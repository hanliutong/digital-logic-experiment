==> flow/design.v <==
module floor(Fin_1up,Fin_2up,Fin_3up,Fin_2dn,Fin_3dn,Fin_4dn,
Fin_1,Fin_2,Fin_3,Fin_4,clk_1KHz,c_floor,drc,Fout_1up,Fout_2up,Fout_3up,Fout_2dn,Fout_3dn,Fout_4dn,
Fout_1,Fout_2,Fout_3,Fout_4,arrival,door,lock,err,full);
input lock,err,full;
input Fin_1up,Fin_2up,Fin_3up;
input Fin_2dn,Fin_3dn,Fin_4dn;
input Fin_1,Fin_2,Fin_3,Fin_4;
input clk_1KHz;
input [1:0]c_floor,drc;
output reg Fout_1up=1,Fout_2up=1,Fout_3up=1,Fout_2dn=1,Fout_3dn=1,Fout_4dn=1,Fout_1=1,Fout_2=1,Fout_3=1,Fout_4=1;
output reg arrival=1,door=1;
reg [15:0]cnt_0=0;
reg [31:0]cnt_1=0;
reg [31:0]cnt_2=0;
reg [31:0]cnt_3=0;
reg [31:0]cnt_4=0;
always @ (posedge clk_1KHz)
begin
if (err) 
	begin
	Fout_1up=1;Fout_2up=1;Fout_3up=1;Fout_2dn=1;Fout_3dn=1;Fout_4dn=1;Fout_1=0;Fout_2=1;Fout_3=1;Fout_4=1;
	if (c_floor==2'b00) door=0;else begin arrival=1; door=1;end
	end
else if (full) 
	begin
	if (lock) 
		case (c_floor)
		2'b00:begin if (Fout_1==1'b0) begin arrival<=0;Fout_1<=1'b1;end end
		2'b01:begin if (Fout_2==1'b0) begin arrival<=0;Fout_2<=1'b1;end end
		2'b10:begin if (Fout_3==1'b0) begin arrival<=0;Fout_3<=1'b1;end end
		2'b11:begin if (Fout_4==1'b0) begin arrival<=0;Fout_4<=1'b1;end end
		endcase
	if (Fin_1up==0) Fout_1up<=0; 
	if (Fin_2up==0) Fout_2up<=0;
	if (Fin_3up==0) Fout_3up<=0;
	if (Fin_2dn==0) Fout_2dn<=0;
	if (Fin_3dn==0) Fout_3dn<=0;
	if (Fin_4dn==0) Fout_4dn<=0;
	if (Fin_1==0) begin cnt_1<=cnt_1+1'b1; if (cnt_1<=1000) Fout_1<=0;else Fout_1<=1;end else cnt_1<=0; 
	if (Fin_2==0) begin cnt_2<=cnt_2+1'b1; if (cnt_2<=1000) Fout_2<=0;else Fout_2<=1;end else cnt_2<=0;
	if (Fin_3==0) begin cnt_3<=cnt_3+1'b1; if (cnt_3<=1000) Fout_3<=0;else Fout_3<=1;end else cnt_3<=0;
	if (Fin_4==0) begin cnt_4<=cnt_4+1'b1; if (cnt_4<=1000) Fout_4<=0;else Fout_3<=1;end else cnt_4<=0;
		if (arrival==0) 
		begin
		if ((cnt_0<=6000))
		begin
		case (c_floor) 
		2'b00:begin if (Fout_1==1'b0) begin begin if (cnt_0>1000)cnt_0=1000;end Fout_1<=1'b1;end end
		2'b01:begin if (Fout_2==1'b0) begin begin if (cnt_0>1000)cnt_0=1000;end Fout_2<=1'b1;end end
		2'b10:begin if (Fout_3==1'b0) begin begin if (cnt_0>1000)cnt_0=1000;end Fout_3<=1'b1;end end
		2'b11:begin if (Fout_4==1'b0) begin begin if (cnt_0>1000)cnt_0=1000;end Fout_4<=1'b1;end end
		endcase
			if (cnt_0<=1000)
				cnt_0<=cnt_0+1'b1;
			else begin 
				door<=0;
				cnt_0<=cnt_0+1'b1;
				end
		end
		else 
		begin
			door=1; 
			arrival<=1;
			cnt_0=0;
		end
		end
	end
else if (lock||(drc==2'b00||arrival==0)) 
	begin
	if (arrival==1) 
	begin
	case ({c_floor,drc}) 
		4'b0000:begin if ((Fout_1up==1'b0)||(Fout_1==1'b0))begin arrival<=0;Fout_1up<=1'b1;Fout_1<=1'b1;end end
		4'b0001:begin if ((Fout_1up==1'b0)||(Fout_1==1'b0))begin arrival<=0;Fout_1up<=1'b1;Fout_1<=1'b1;end end
		4'b0010:begin if ((Fout_1up==1'b0)||(Fout_1==1'b0))begin arrival<=0;Fout_1up<=1'b1;Fout_1<=1'b1;end end
		4'b0100:begin if ((Fout_2up==1'b0)||(Fout_2dn==1'b0)||(Fout_2==1'b0))
			begin arrival<=0;Fout_2up<=1'b1;Fout_2dn<=1'b1;Fout_2<=1'b1;end end
		4'b0101:begin if ((Fout_2up==1'b0)||(Fout_2==1'b0))begin arrival<=0;Fout_2up<=1'b1;Fout_2<=1'b1;end end
		4'b0110:begin if ((Fout_2dn==1'b0)||(Fout_2==1'b0))begin arrival<=0;Fout_2dn<=1'b1;Fout_2<=1'b1;end end
		4'b1000:begin if ((Fout_3up==1'b0)||(Fout_3dn==1'b0)||(Fout_3==1'b0))
			begin arrival<=0;Fout_3up<=1'b1;Fout_3dn<=1'b1;Fout_3<=1'b1;end end
		4'b1001:begin if ((Fout_3up==1'b0)||(Fout_3==1'b0))begin arrival<=0;Fout_3up<=1'b1;Fout_3<=1'b1;end end
		4'b1010:begin if ((Fout_3dn==1'b0)||(Fout_3==1'b0))begin arrival<=0;Fout_3dn<=1'b1;Fout_3<=1'b1;end end
		4'b1100:begin if ((Fout_4dn==1'b0)||(Fout_4==1'b0))begin arrival<=0;Fout_4dn<=1'b1;Fout_4<=1'b1;end end
		4'b1101:begin if ((Fout_4dn==1'b0)||(Fout_4==1'b0))begin arrival<=0;Fout_4dn<=1'b1;Fout_4<=1'b1;end end
		4'b1110:begin if ((Fout_4dn==1'b0)||(Fout_4==1'b0))begin arrival<=0;Fout_4dn<=1'b1;Fout_4<=1'b1;end end
		default:arrival<=1;
	endcase
	if (Fin_1up==0) Fout_1up<=0; 
	if (Fin_2up==0) Fout_2up<=0;
	if (Fin_3up==0) Fout_3up<=0;
	if (Fin_2dn==0) Fout_2dn<=0;
	if (Fin_3dn==0) Fout_3dn<=0;
	if (Fin_4dn==0) Fout_4dn<=0;
	if (Fin_1==0) begin cnt_1<=cnt_1+1'b1; if (cnt_1<=1000) Fout_1<=0;else Fout_1<=1;end else cnt_1<=0;
	if (Fin_2==0) begin cnt_2<=cnt_2+1'b1; if (cnt_2<=1000) Fout_2<=0;else Fout_2<=1;end else cnt_2<=0;
	if (Fin_3==0) begin cnt_3<=cnt_3+1'b1; if (cnt_3<=1000) Fout_3<=0;else Fout_3<=1;end else cnt_3<=0;
	if (Fin_4==0) begin cnt_4<=cnt_4+1'b1; if (cnt_4<=1000) Fout_4<=0;else Fout_3<=1;end else cnt_4<=0;
	end
	else begin 
	if (Fin_1up==0) Fout_1up<=0; 
	if (Fin_2up==0) Fout_2up<=0;
	if (Fin_3up==0) Fout_3up<=0;
	if (Fin_2dn==0) Fout_2dn<=0;
	if (Fin_3dn==0) Fout_3dn<=0;
	if (Fin_4dn==0) Fout_4dn<=0;
	if (Fin_1==0) begin cnt_1<=cnt_1+1'b1; if (cnt_1<=1000) Fout_1<=0;else Fout_1<=1;end else cnt_1<=0;
	if (Fin_2==0) begin cnt_2<=cnt_2+1'b1; if (cnt_2<=1000) Fout_2<=0;else Fout_2<=1;end else cnt_2<=0;
	if (Fin_3==0) begin cnt_3<=cnt_3+1'b1; if (cnt_3<=1000) Fout_3<=0;else Fout_3<=1;end else cnt_3<=0;
	if (Fin_4==0) begin cnt_4<=cnt_4+1'b1; if (cnt_4<=1000) Fout_4<=0;else Fout_3<=1;end else cnt_4<=0;
		if (cnt_0<=6000)
		begin
			case ({c_floor,drc}) 
		4'b0000:begin if ((Fout_1up==1'b0)||(Fout_1==1'b0))begin Fout_1up<=1'b1;Fout_1<=1'b1;begin if (cnt_0>1000)cnt_0=1000;end end end
		4'b0001:begin if ((Fout_1up==1'b0)||(Fout_1==1'b0))begin Fout_1up<=1'b1;Fout_1<=1'b1;begin if (cnt_0>1000)cnt_0=1000;end end end
		4'b0010:begin if ((Fout_1up==1'b0)||(Fout_1==1'b0))begin Fout_1up<=1'b1;Fout_1<=1'b1;begin if (cnt_0>1000)cnt_0=1000;end end end
		4'b0100:begin if ((Fout_2up==1'b0)||(Fout_2dn==1'b0)||(Fout_2==1'b0))
			begin Fout_2up<=1'b1;Fout_2dn<=1'b1;Fout_2<=1'b1;begin if (cnt_0>1000)cnt_0=1000;end end end
		4'b0101:begin if ((Fout_2up==1'b0)||(Fout_2==1'b0))begin Fout_2up<=1'b1;Fout_2<=1'b1;begin if (cnt_0>1000)cnt_0=1000;end end end
		4'b0110:begin if ((Fout_2dn==1'b0)||(Fout_2==1'b0))begin Fout_2dn<=1'b1;Fout_2<=1'b1;begin if (cnt_0>1000)cnt_0=1000;end end end
		4'b1000:begin if ((Fout_3up==1'b0)||(Fout_3dn==1'b0)||(Fout_3==1'b0))
			begin Fout_3up<=1'b1;Fout_3dn<=1'b1;Fout_3<=1'b1;begin if (cnt_0>1000)cnt_0=1000;end end end
		4'b1001:begin if ((Fout_3up==1'b0)||(Fout_3==1'b0))begin Fout_3up<=1'b1;Fout_3<=1'b1;begin if (cnt_0>1000)cnt_0=1000;end end end
		4'b1010:begin if ((Fout_3dn==1'b0)||(Fout_3==1'b0))begin Fout_3dn<=1'b1;Fout_3<=1'b1;begin if (cnt_0>1000)cnt_0=1000;end end end
		4'b1100:begin if ((Fout_4dn==1'b0)||(Fout_4==1'b0))begin Fout_4dn<=1'b1;Fout_4<=1'b1;begin if (cnt_0>1000)cnt_0=1000;end end end
		4'b1101:begin if ((Fout_4dn==1'b0)||(Fout_4==1'b0))begin Fout_4dn<=1'b1;Fout_4<=1'b1;begin if (cnt_0>1000)cnt_0=1000;end end end
		4'b1110:begin if ((Fout_4dn==1'b0)||(Fout_4==1'b0))begin Fout_4dn<=1'b1;Fout_4<=1'b1;begin if (cnt_0>1000)cnt_0=1000;end end end
		default:arrival<=1;
		endcase
			if (cnt_0<=1000)
				cnt_0<=cnt_0+1'b1;
			else begin 
				door<=0;
				cnt_0<=cnt_0+1'b1;
				end
		end
		else begin 
			door=1;
			arrival=1;
			cnt_0=0;
		end
		end
	end
else 
	begin
	if (Fin_1up==0) Fout_1up<=0; 
	if (Fin_2up==0) Fout_2up<=0;
	if (Fin_3up==0) Fout_3up<=0;
	if (Fin_2dn==0) Fout_2dn<=0;
	if (Fin_3dn==0) Fout_3dn<=0;
	if (Fin_4dn==0) Fout_4dn<=0;
	if (Fin_1==0) begin cnt_1<=cnt_1+1'b1; if (cnt_1<=1000) Fout_1<=0;else Fout_1<=1;end else cnt_1<=0;
	if (Fin_2==0) begin cnt_2<=cnt_2+1'b1; if (cnt_2<=1000) Fout_2<=0;else Fout_2<=1;end else cnt_2<=0;
	if (Fin_3==0) begin cnt_3<=cnt_3+1'b1; if (cnt_3<=1000) Fout_3<=0;else Fout_3<=1;end else cnt_3<=0;
	if (Fin_4==0) begin cnt_4<=cnt_4+1'b1; if (cnt_4<=1000) Fout_4<=0;else Fout_3<=1;end else cnt_4<=0;
	end
end
endmodule	
## Step by step through the tools: floor

Tool output for the design above, in the order of the flow.
Lines are those of the file above, counted from 1.
Library cell names are shortened.
A cell with -- has no value.

| design | value |
|---|---|
| top | floor |
| clock port | clk_1KHz |
| standard-cell library | sky130hd |
| library corner | tt_025C_1v80 |

## After elaboration

Counts by Yosys on the flattened word-level netlist (proc, flatten, opt, wreduce; memories kept). Register bits leave out memories and registers merged into their read ports (data or address). Print and check cells are left out. Cells with the same type and inputs are merged into one.

| operators by class | value |
|---|---|
| add/sub/neg operators | 6 |
| magnitude comparators | 8 |
| equality and inequality tests | 40 |
| multiplexer cells | 213 |
| bitwise gates (word level) | 12 |
| reduce/logical cells | 31 |

Operator list:

| kind | number |
|---|---|
| 2-to-1 mux 16 bit | 28 |
| 2-to-1 mux 1 bit | 169 |
| adder 32 x 1 -> 32 bit with constant B | 4 |
| less-or-equal comparator 32 x 10 -> 1 bit with constant B | 4 |
| case mux 16 bit (select 8 bit) | 1 |
| != test 6 bit with constant B | 11 |
| case mux 16 bit (select 4 bit) | 1 |
| adder 16 x 1 -> 16 bit with constant B | 2 |
| less-or-equal comparator 16 x 10 -> 1 bit with constant B | 2 |
| != test 7 x 4 -> 1 bit with constant B | 4 |
| equality test 4 bit with constant B | 6 |
| != test 6 x 4 -> 1 bit with constant B | 4 |
| != test 6 x 5 -> 1 bit with constant B | 3 |
| > comparator 16 x 10 -> 1 bit with constant B | 1 |
| less-or-equal comparator 16 x 13 -> 1 bit with constant B | 1 |
| case mux 1 bit (select 2 bit) | 8 |
| AND reduction 3 bit | 5 |
| logical OR 1 bit | 12 |
| inverter 1 bit | 12 |
| OR reduction 12 bit | 1 |
| equality test 4 x 3 -> 1 bit with constant B | 3 |
| case mux 1 bit (select 3 bit) | 4 |
| AND reduction 2 bit | 4 |
| != test 4 bit with constant B | 2 |
| AND reduction 4 bit | 2 |
| case mux 1 bit (select 8 bit) | 1 |
| OR reduction 3 bit | 2 |
| equality test 2 bit with constant B | 2 |

Other operator kinds: 9; their cells: 11.

| storage and ports | value |
|---|---|
| register bits after elaboration | 156 |
| input bits | 18 |
| output and inout port bits | 12 |
| elaborated cells | 327 |

## Logic depth

Depth = most cells in a row (Yosys ltp): at word level without a register or memory, in the mapped netlist without a sequential cell, where the memories' decode and read muxes count.

| logic depth | value |
|---|---|
| depth in word-level cells | 17 |
| ABC_AREA | 0 |
| mapped depth | 15 |
| gate-level depth less buffers | 13 |

## Netlist

The flow's flattened synthesis, as Yosys stat reports it; memories are mapped. The netlist is that of the ABC_AREA named above (0 if unset); the other value can give another one.
Totals and module areas in this step are rounded.

Cells by type:

| cell | number | total area (µm²) |
|---|---|---|
| edfxtp_1 | 146 | 4.38E+03 |
| xor2_1 | 73 | 639.363 |
| nor2_1 | 148 | 555.533 |
| xnor2_1 | 39 | 341.578 |
| nand2_1 | 82 | 307.795 |
| nand3_1 | 59 | 295.283 |
| a21oi_1 | 55 | 275.264 |
| nand4_1 | 35 | 218.96 |
| dfxtp_1 | 10 | 200.192 |
| ha_1 | 16 | 200.192 |
| o21ai_0 | 39 | 195.187 |
| nor4_1 | 26 | 162.656 |
| and4_1 | 17 | 148.893 |
| or3_1 | 23 | 143.888 |
| inv_1 | 37 | 138.883 |
| and3_1 | 21 | 131.376 |
| nor3_1 | 21 | 105.101 |
| clkbuf_1 | 25 | 93.84 |

Other cell types: 74; their cells: 182.

| synthesis totals | value |
|---|---|
| cell count | 1054 |
| chip area (Yosys) | 10030 µm² |
| area of sequential cells | 4584 µm² |
| flip-flops | 156 |
| buffers | 46 |

## Path before layout

Path of least setup slack by OpenSTA after synthesis, without wires, with an ideal clock, recovery checks aside; 20% of the period is set as input and as output delay. Where synthesis merged equal registers, the netlist keeps one of their names.

| timing path after synthesis | value |
|---|---|
| path kind | input to register |
| start | input err |
| end | register Fout_2up |
| period | 7.13 ns |
| input delay | 1.426 ns |
| setup time | 0.327 ns |
| time at the first pin | 1.426 ns |
| arrival time | 4.551 ns |
| required time | 6.803 ns |
| slack | 2.252 ns |
| path delay | 3.452 ns |
| driving pins on the path | 3 |
| path buffers | 1 |
| synthesis period reached | 4.878 ns |

"path delay" = arrival - input delay + setup time.
"driving pins on the path" counts driving pins, that of a launching flip-flop among them; a cell with two outputs on the path counts twice.
"synthesis period reached" is the clock period less the worst setup slack; recovery checks do not enter. This is arithmetic on one report: input and output delays are still those of the set period (20% each).
At most two assigning lines are given for a register; there are more.

| on the way, after synthesis | value |
|---|---|
| path through | clkbuf_1 -> inv_1 -> o311ai_0 |
| length of the longest elaborated chain | 0 |
| elaborated cells between the ends (all ways) | 0 |
| RTL lines with such cells | 0 |

RTL lines, path after synthesis:

| item | line | RTL |
|---|---|---|
| from (decl) | 4 | `input lock,err,full;` |
| to (assign) | 21 | `Fout_1up=1;Fout_2up=1;Fout_3up=1;Fout_2dn=1;Fout_3dn=1;Fout_4dn=1;Fout_1=0;Fout_2=1;Fout_3=1;Fout_4=1;` |
| to (assign) | 34 | `if (Fin_2up==0) Fout_2up<=0;` |
| to (decl) | 10 | `output reg Fout_1up=1,Fout_2up=1,Fout_3up=1,Fout_2dn=1,Fout_3dn=1,Fout_4dn=1,Fout_1=1,Fout_2=1,Fout_3=1,Fout_4 ...` |

## Path in the finished layout

Path of least setup slack in the final report of run 1 (OpenROAD, finished layout, wires in). Where an end is a register, its clock arrival counts in the times.

| timing path post-layout | value |
|---|---|
| path kind | input to register |
| start | input c_floor[0] |
| end | register cnt_0[6] |
| period | 4.75 ns |
| input delay | 0.95 ns |
| setup time | 0.25 ns |
| time at the first pin | 0.95 ns |
| arrival time | 4.09 ns |
| required time | 4.93 ns |
| slack | 0.83 ns |
| driving pins on the path | 12 |
| path buffers | 1 |

Between the ends stands the longest chain of elaborated cells between them, by number of cells; it is not shown to be the way that was timed. Of several equally long chains one is given.
A line is the first line of the expression or statement that the cell stems from. Yosys adds cells for indexed reads and writes and turns some case tables into memories.
At most two assigning lines are given for a register; there are more.

| on the way, post-layout | value |
|---|---|
| path through | clkdlybuf4s50_1 -> inv_1 -> ha_1 -> or4_1 -> o211a_2 -> nand3_4 -> and2_1 -> ha_1 -> nand4_4 -> or4_1 -> nand3_1 -> a21oi_1 |
| length of the longest elaborated chain | 13 |
| elaborated cells between the ends (all ways) | 37 |
| those cells by class | add/sub (2); eq/ne (14); mux (17); reduce/logical (4) |

RTL lines, path post-layout:

| item | line | RTL |
|---|---|---|
| from (decl) | 9 | `input [1:0]c_floor,drc;` |
| equality test 4 bit | 113 | `case ({c_floor,drc})` |
| OR reduction 3 bit | -- |  |
| case mux 16 bit (select 8 bit) | 113 |  |
| 2-to-1 mux 16 bit | 111 | `if (cnt_0<=6000)` |
| 2-to-1 mux 16 bit | 70 | `if (arrival==1)` |
| 2-to-1 mux 16 bit | 68 | `else if (lock\|\|(drc==2'b00\|\|arrival==0))` |
| 2-to-1 mux 16 bit | 24 | `else if (full)` |
| 2-to-1 mux 16 bit | 19 | `if (err)` |
| adder 16 x 1 -> 16 bit | 134 | `cnt_0<=cnt_0+1'b1;` |
| 2-to-1 mux 16 bit | 111 |  |
| 2-to-1 mux 16 bit | 70 |  |
| 2-to-1 mux 16 bit | 68 |  |
| 2-to-1 mux 16 bit | 24 |  |
| to (assign) | 54 | `cnt_0<=cnt_0+1'b1;` |
| to (assign) | 57 | `cnt_0<=cnt_0+1'b1;` |
| to (decl) | 12 | `reg [15:0]cnt_0=0;` |

Subject: floor on sky130hd, stored results

Hello all,

Measured results for floor: 2 stored runs of the Yosys and OpenROAD flow on sky130hd. The settings differ; the order carries no meaning. The constraints put input and output delay at 20% of the set period each and load the outputs with 0.01 pF.
"clock period reached": clock period set for the run, less the worst setup slack. It is reckoned from that one timing run; input and output delays stay at 20% of the period that was set.
"time on the worst setup path" means the part of the period allowed to the worst setup path (the constraints hold back 20% at inputs and 20% at outputs) less its slack; where the path has registers, the arrival times of their clocks count too.
"power": no workload was simulated; the value follows from the tool's default switching activity.
Results are given in rounded form.

#### Run 1

| setting | value |
|---|---|
| period_ns | `4.75` |
| CORE_UTILIZATION | `52` |
| CAP_MARGIN | `20` |
| CORE_MARGIN | `2` |
| SLEW_MARGIN | `20` |

| result | value |
|---|---|
| sum of negative setup slack | 0.000 ns |
| final utilization | 0.594 |
| clock period reached | 3.917 ns |
| setup slack of the critical path | 0.833 ns |
| worst hold slack after layout | 0.596 ns |
| power | 3464 uW |
| synthesized cell area | 10030 µm² |
| area of the die | 20410 µm² |
| time on the worst setup path | 2.97 ns |
| critical path kind | input to register |
| standard-cell area of the final layout | 11190 µm² |

#### Run 2

| setting | value |
|---|---|
| period_ns | `5.89` |
| CORE_UTILIZATION | `36` |
| SETUP_SLACK_MARGIN | `0.83` |
| PLACE_DENSITY_LB_ADDON | `0.14` |
| CAP_MARGIN | `10` |
| MAX_ROUTING_LAYER | `met5` |
| CORE_MARGIN | `2` |
| SLEW_MARGIN | `20` |

| result | value |
|---|---|
| sum of negative setup slack | 0.000 ns |
| final utilization | 0.409 |
| clock period reached | 4.500 ns |
| setup slack of the critical path | 1.390 ns |
| worst hold slack after layout | 0.603 ns |
| power | 2844 uW |
| synthesized cell area | 10030 µm² |
| area of the die | 29210 µm² |
| time on the worst setup path | 3.32 ns |
| critical path kind | input to register |
| standard-cell area of the final layout | 11310 µm² |

Thanks
