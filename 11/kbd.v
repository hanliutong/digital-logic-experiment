==> flow/design.v <==
module kbd(clk,SWC,SWR0,SWR1,SWR2,SWR3,key,key_E_4B,F);
input clk;
input [3:0]SWC; 
output reg SWR0,SWR1,SWR2,SWR3; 
output reg [15:0]key=16'b1111111111111111; 
output reg [3:0]key_E_4B; 
output reg F; 
reg [1:0]state;
parameter S0=0,S1=1,S2=2,S3=3;
integer i,j,k,l; 
always @ (posedge clk) 
	begin
	case (state)
	S0:begin state<=S1;
		{SWR0,SWR1,SWR2,SWR3}<=4'b1011;
		end
	S1:begin state<=S2;
		{SWR0,SWR1,SWR2,SWR3}<=4'b1101;
		end
	S2:begin state<=S3;
		{SWR0,SWR1,SWR2,SWR3}<=4'b1110;
		end
	S3:begin state<=S0;
		{SWR0,SWR1,SWR2,SWR3}<=4'b0111;
		end
	default:state<=S0;
	endcase
	end
always @ (posedge clk) 
	begin
	case (state)
	S0:begin 
		for (i=0;i<=3;i=i+1) 
		begin
		if(SWC[i]==0) 
			begin
			key[i]=1'b0;
			end 
		else key[i]=1'b1; 
		end
		end
	S1:begin
		for (j=0;j<=3;j=j+1)
		begin
		if(SWC[j]==0)
			begin
			key[j+4]=1'b0;
			end 
		else key[j+4]=1'b1;
		end
		end
	S2:begin
		for (k=0;k<=3;k=k+1)
		begin
		if(SWC[k]==0)
			begin
			key[k+8]=1'b0;
			end 
		else key[k+8]=1'b1;
		end
		end
	S3:begin
		for (l=0;l<=3;l=l+1)
		begin
		if(SWC[l]==0)
			begin
			key[l+12]=1'b0;
			end 
		else key[l+12]=1'b1;
		end
		end
	default:key=16'b1111111111111111;
	endcase
	end
always @(posedge clk) 
begin
	case (key)
	16'b0111_1111_1111_1111:begin F=0; key_E_4B=4'b1111;end
	16'b1011_1111_1111_1111:begin F=0; key_E_4B=4'b1110;end
	16'b1101_1111_1111_1111:begin F=0; key_E_4B=4'b1101;end
	16'b1110_1111_1111_1111:begin F=0; key_E_4B=4'b1100;end
	16'b1111_0111_1111_1111:begin F=0; key_E_4B=4'b1011;end
	16'b1111_1011_1111_1111:begin F=0; key_E_4B=4'b1010;end
	16'b1111_1101_1111_1111:begin F=0; key_E_4B=4'b1001;end
	16'b1111_1110_1111_1111:begin F=0; key_E_4B=4'b1000;end
	16'b1111_1111_0111_1111:begin F=0; key_E_4B=4'b0111;end
	16'b1111_1111_1011_1111:begin F=0; key_E_4B=4'b0110;end
	16'b1111_1111_1101_1111:begin F=0; key_E_4B=4'b0101;end
	16'b1111_1111_1110_1111:begin F=0; key_E_4B=4'b0100;end
	16'b1111_1111_1111_0111:begin F=0; key_E_4B=4'b0011;end
	16'b1111_1111_1111_1011:begin F=0; key_E_4B=4'b0010;end
	16'b1111_1111_1111_1101:begin F=0; key_E_4B=4'b0001;end
	16'b1111_1111_1111_1110:begin F=0; key_E_4B=4'b0000;end
	16'b1111_1111_1111_1111:begin F=1; key_E_4B=key_E_4B;end 
	default:key_E_4B=4'b0000; 
	endcase
end
endmodule
## Reports on kbd

Tool output for the design above, in the order of the flow.
Line numbers count from 1 in the design file above.
Library cell names are shortened.
Not given: -

- Top module: kbd
- Clock port: clk
- Library: sky130hd
- Timing corner: tt_025C_1v80

## Word level

Source: Yosys, flattened and elaborated, memories not mapped. Widths are those after wreduce. Registers that Yosys merges into a memory's read port (data or address) are not register bits. Print and check cells do not count. Equal cells are merged and count once.

- Register bits after elaboration: 27
- Output and inout bits: 25
- Cells after elaboration: 62
- Input bits: 5

- Reductions and logical operators: 7
- Muxes and demuxes: 24
- Equal/unequal tests: 20

Operators by type and width:

| cell | number |
|---|---|
| equality test 16 bit (second input constant) | 16 |
| parallel mux 4 bit (select 16 bit) | 1 |
| 2-to-1 mux 1 bit | 20 |
| equality test 16 x 15 -> 1 bit (second input constant) | 1 |
| OR reduction 16 bit | 1 |
| parallel mux 4 bit (select 4 bit) | 1 |
| OR reduction 3 bit | 4 |
| parallel mux 2 bit (select 4 bit) | 1 |
| equality test 2 bit (second input constant) | 2 |
| equality test 2 x 1 -> 1 bit (second input constant) | 1 |
| zero test 2 bit | 1 |
| nonzero test 2 bit | 1 |
| parallel mux 1 bit (select 2 bit) | 1 |

## Logic depth

Longest topological path by Yosys (ltp), each cell counted once; first at word level (registers and memories cut), then after technology mapping (sequential cells cut; the memories' decode and read muxes count).

- Depth in word-level cells: 3
- ABC_AREA: 0
- Mapped depth: 6
- Mapped depth without buffers: 5

## After synthesis

Yosys stat after the flow's synthesis: flattened, memories mapped to cells. It holds for the ABC_AREA given above (unset counts as 0); a run with the other value may have another netlist.

- Cell count: 122
- Buffers: 7
- Sequential part of the area: 750.7 um^2
- Synthesis area: 1365.1 um^2
- Mapped flip-flops: 27

Cell types:

| cell | number | total area (um^2) |
|---|---|---|
| edfxtp_1 | 21 | 630.605 |
| dfxtp_1 | 6 | 120.115 |
| ha_1 | 5 | 62.56 |
| nand2_1 | 15 | 56.304 |
| a21oi_1 | 8 | 40.038 |
| xor2_1 | 4 | 35.034 |
| mux2i_1 | 3 | 30.029 |
| xnor2_1 | 3 | 26.275 |
| nand3_1 | 5 | 25.024 |
| o21ai_0 | 5 | 25.024 |
| buf_4 | 3 | 22.522 |
| buf_6 | 2 | 22.522 |
| inv_1 | 6 | 22.522 |
| nand2b_1 | 3 | 18.768 |
| nor2_1 | 5 | 18.768 |
| or3_1 | 3 | 18.768 |
| a2111oi_0 | 2 | 17.517 |
| o41ai_1 | 2 | 17.517 |

Other cell types: 17; their cells: 21.

## Timing after synthesis

Source: OpenSTA report_checks on the synthesized netlist (no wires, ideal clock, input and output delay 20% of the period each), path of least setup slack; recovery checks are left aside. Register names are those of the netlist, which keeps one name where synthesis merged equal registers.

- Path type: register to register
- Start: register key[3]
- End: register key_E_4B[0]
- Path delay: 1.676 ns
- Required time: 1.598 ns
- Clock period: 1.86 ns
- Path buffers: 1
- Library setup time: 0.262 ns
- Stages on the path: 5
- Launch time at the first pin: 0.000 ns
- Data arrival time: 1.414 ns
- Slack: 0.184 ns
- Synthesis period reached: 1.676 ns

"path delay" = arrival - input delay + setup time.
"stages on the path" counts driving pins, that of a launching flip-flop among them; a cell with two outputs on the path counts twice.
"synthesis period reached" = period - worst setup slack (recovery checks aside). The figure is calculated, with input and output delays left at 20% of the set period.
The rows between start and end are the longest chain of elaborated cells between them; the timing report does not say that the signal goes this way. Where chains are equally long, one stands for them.
Each line given opens the expression or statement behind the cell; cells for indexed reads and writes are added by Yosys, which also makes memories of some case tables.
At most two assigning lines are given for a register; there are more.
Only ways into the end's enable, where the timed path ends, are counted here.

- Cells stage by stage: edfxtp_1 buf_6 nand4_2 or3_1 or3_4
- Length of the longest elaborated chain: 1
- Elaborated cells on any way between the ends: 1
- RTL lines with such cells: 1
- Classes of those cells: 1 x eq/ne

Ends and longest elaborated chain, after synthesis:

| element | line | text |
|---|---|---|
| start: declaration | 5 | `output reg [15:0]key=16'b1111111111111111;` |
| start: assignment | 37 | `key[i]=1'b0;` |
| start: assignment | 39 | `else key[i]=1'b1;` |
| equality test 16 bit | 77 | `case (key)` |
| end: assignment | 78 | `16'b0111_1111_1111_1111:begin F=0; key_E_4B=4'b1111;end` |
| end: assignment | 79 | `16'b1011_1111_1111_1111:begin F=0; key_E_4B=4'b1110;end` |
| end: declaration | 6 | `output reg [3:0]key_E_4B;` |

## Timing after layout

From the final timing report of stored run 1: the path of least setup slack in the routed layout; clock arrival at registers is part of the times.

- Path type: register to output
- Start: register key[13]
- End: output port key[13]
- Stages on the path: 2
- Output delay: 0.65 ns
- Required time: 2.58 ns
- Path buffers: 1
- Data arrival time: 1.62 ns
- Slack: 0.96 ns
- Launch time at the first pin: 0.32 ns
- Clock period: 3.23 ns

At most two assigning lines are given for a register; there are more.

- Cells stage by stage: edfxtp_1 clkdlybuf4s50_1
- Length of the longest elaborated chain: 0
- Elaborated cells on any way between the ends: 0
- RTL lines with such cells: 0

Ends and longest elaborated chain, after layout:

| element | line | text |
|---|---|---|
| start: declaration | 5 | `output reg [15:0]key=16'b1111111111111111;` |
| start: assignment | 67 | `key[l+12]=1'b0;` |
| start: assignment | 69 | `else key[l+12]=1'b1;` |
| end: declaration | 5 |  |

Data sheet: physical implementation of kbd

Below are 2 stored runs of the flow (Yosys, OpenROAD; platform sky130hd) on kbd, each with its settings and what was measured, unordered. Constraints: input delay and output delay 20% of the set period each, output load 0.01 pF.
"achieved period" is the run's clock period less its worst setup slack. It is reckoned from that one timing run; input and output delays stay at 20% of the period that was set.
By "critical setup path time" is meant the share of the clock period that the worst setup path is allowed (20% is reserved at inputs, 20% at outputs), minus its slack. Clock arrival times at its registers enter into it.
"total power of the final layout" is the tool's figure for a default switching activity; nothing was simulated.

### Stored run 1

==> flow/run.sh <==
#!/bin/bash
# the make line also repeats the synthesis and layout settings of config.mk as NAME=value (left out here)
make -C /OpenROAD-flow-scripts/flow DESIGN_CONFIG=/design/flow/config.mk WORK_HOME=/design/flow/orfs CLKGATE_MAP_FILE= finish
==> flow/config.mk <==
export PLATFORM = sky130hd
export DESIGN_NAME = kbd
export DESIGN_NICKNAME = kbd
export VERILOG_FILES = /design/flow/design.v
export SDC_FILE = /design/flow/constraint.sdc
export NUM_CORES = 4
export LEC_CHECK = 0
export CAP_MARGIN = 20
export CELL_PAD_IN_SITES_DETAIL_PLACEMENT = 1
export CORE_MARGIN = 2
export CORE_UTILIZATION = 54
export GPL_ROUTABILITY_DRIVEN = 0
export PLACE_DENSITY_LB_ADDON = 0.26
export SLEW_MARGIN = 20
export TNS_END_PERCENT = 40
==> flow/constraint.sdc <==
create_clock -name core_clock -period 3.23 [get_ports {clk}]
set_input_delay 0.6460 -clock core_clock [delete_from_list [all_inputs] [get_ports {clk}]]
set_output_delay 0.6460 -clock core_clock [all_outputs]
set_load 0.01 [all_outputs]

Results of stored run 1:
- Utilization of the finished layout: 68.4 %
- Post-route setup TNS: 0.000 ns
- Post-synthesis cell area: 1365.1 um^2
- Critical setup path time: 1.62 ns
- Worst path kind: register to output
- Setup slack of the worst path: 0.964 ns
- Total power of the final layout: 0.0005287 W
- Achieved period: 2.266 ns
- Area of the die: 2946.3 um^2

### Stored run 2

==> flow/run.sh <==
#!/bin/bash
# the make line also repeats the synthesis and layout settings of config.mk as NAME=value (left out here)
make -C /OpenROAD-flow-scripts/flow DESIGN_CONFIG=/design/flow/config.mk WORK_HOME=/design/flow/orfs CLKGATE_MAP_FILE= finish
==> flow/config.mk <==
export PLATFORM = sky130hd
export DESIGN_NAME = kbd
export DESIGN_NICKNAME = kbd
export VERILOG_FILES = /design/flow/design.v
export SDC_FILE = /design/flow/constraint.sdc
export NUM_CORES = 4
export LEC_CHECK = 0
export CAP_MARGIN = 20
export CORE_MARGIN = 2
export CORE_UTILIZATION = 40
export SETUP_SLACK_MARGIN = 0.1
export SLEW_MARGIN = 20
==> flow/constraint.sdc <==
create_clock -name core_clock -period 2.02 [get_ports {clk}]
set_input_delay 0.4040 -clock core_clock [delete_from_list [all_inputs] [get_ports {clk}]]
set_output_delay 0.4040 -clock core_clock [all_outputs]
set_load 0.01 [all_outputs]

Results of stored run 2:
- Achieved period: 1.846 ns
- Area of the die: 3895.6 um^2
- Post-synthesis cell area: 1365.1 um^2
- Total power of the final layout: 0.0008475 W
- Critical setup path time: 1.44 ns
- Worst path kind: register to output
- Setup slack of the worst path: 0.174 ns
- Utilization of the finished layout: 53.0 %
- Post-route setup TNS: 0.000 ns
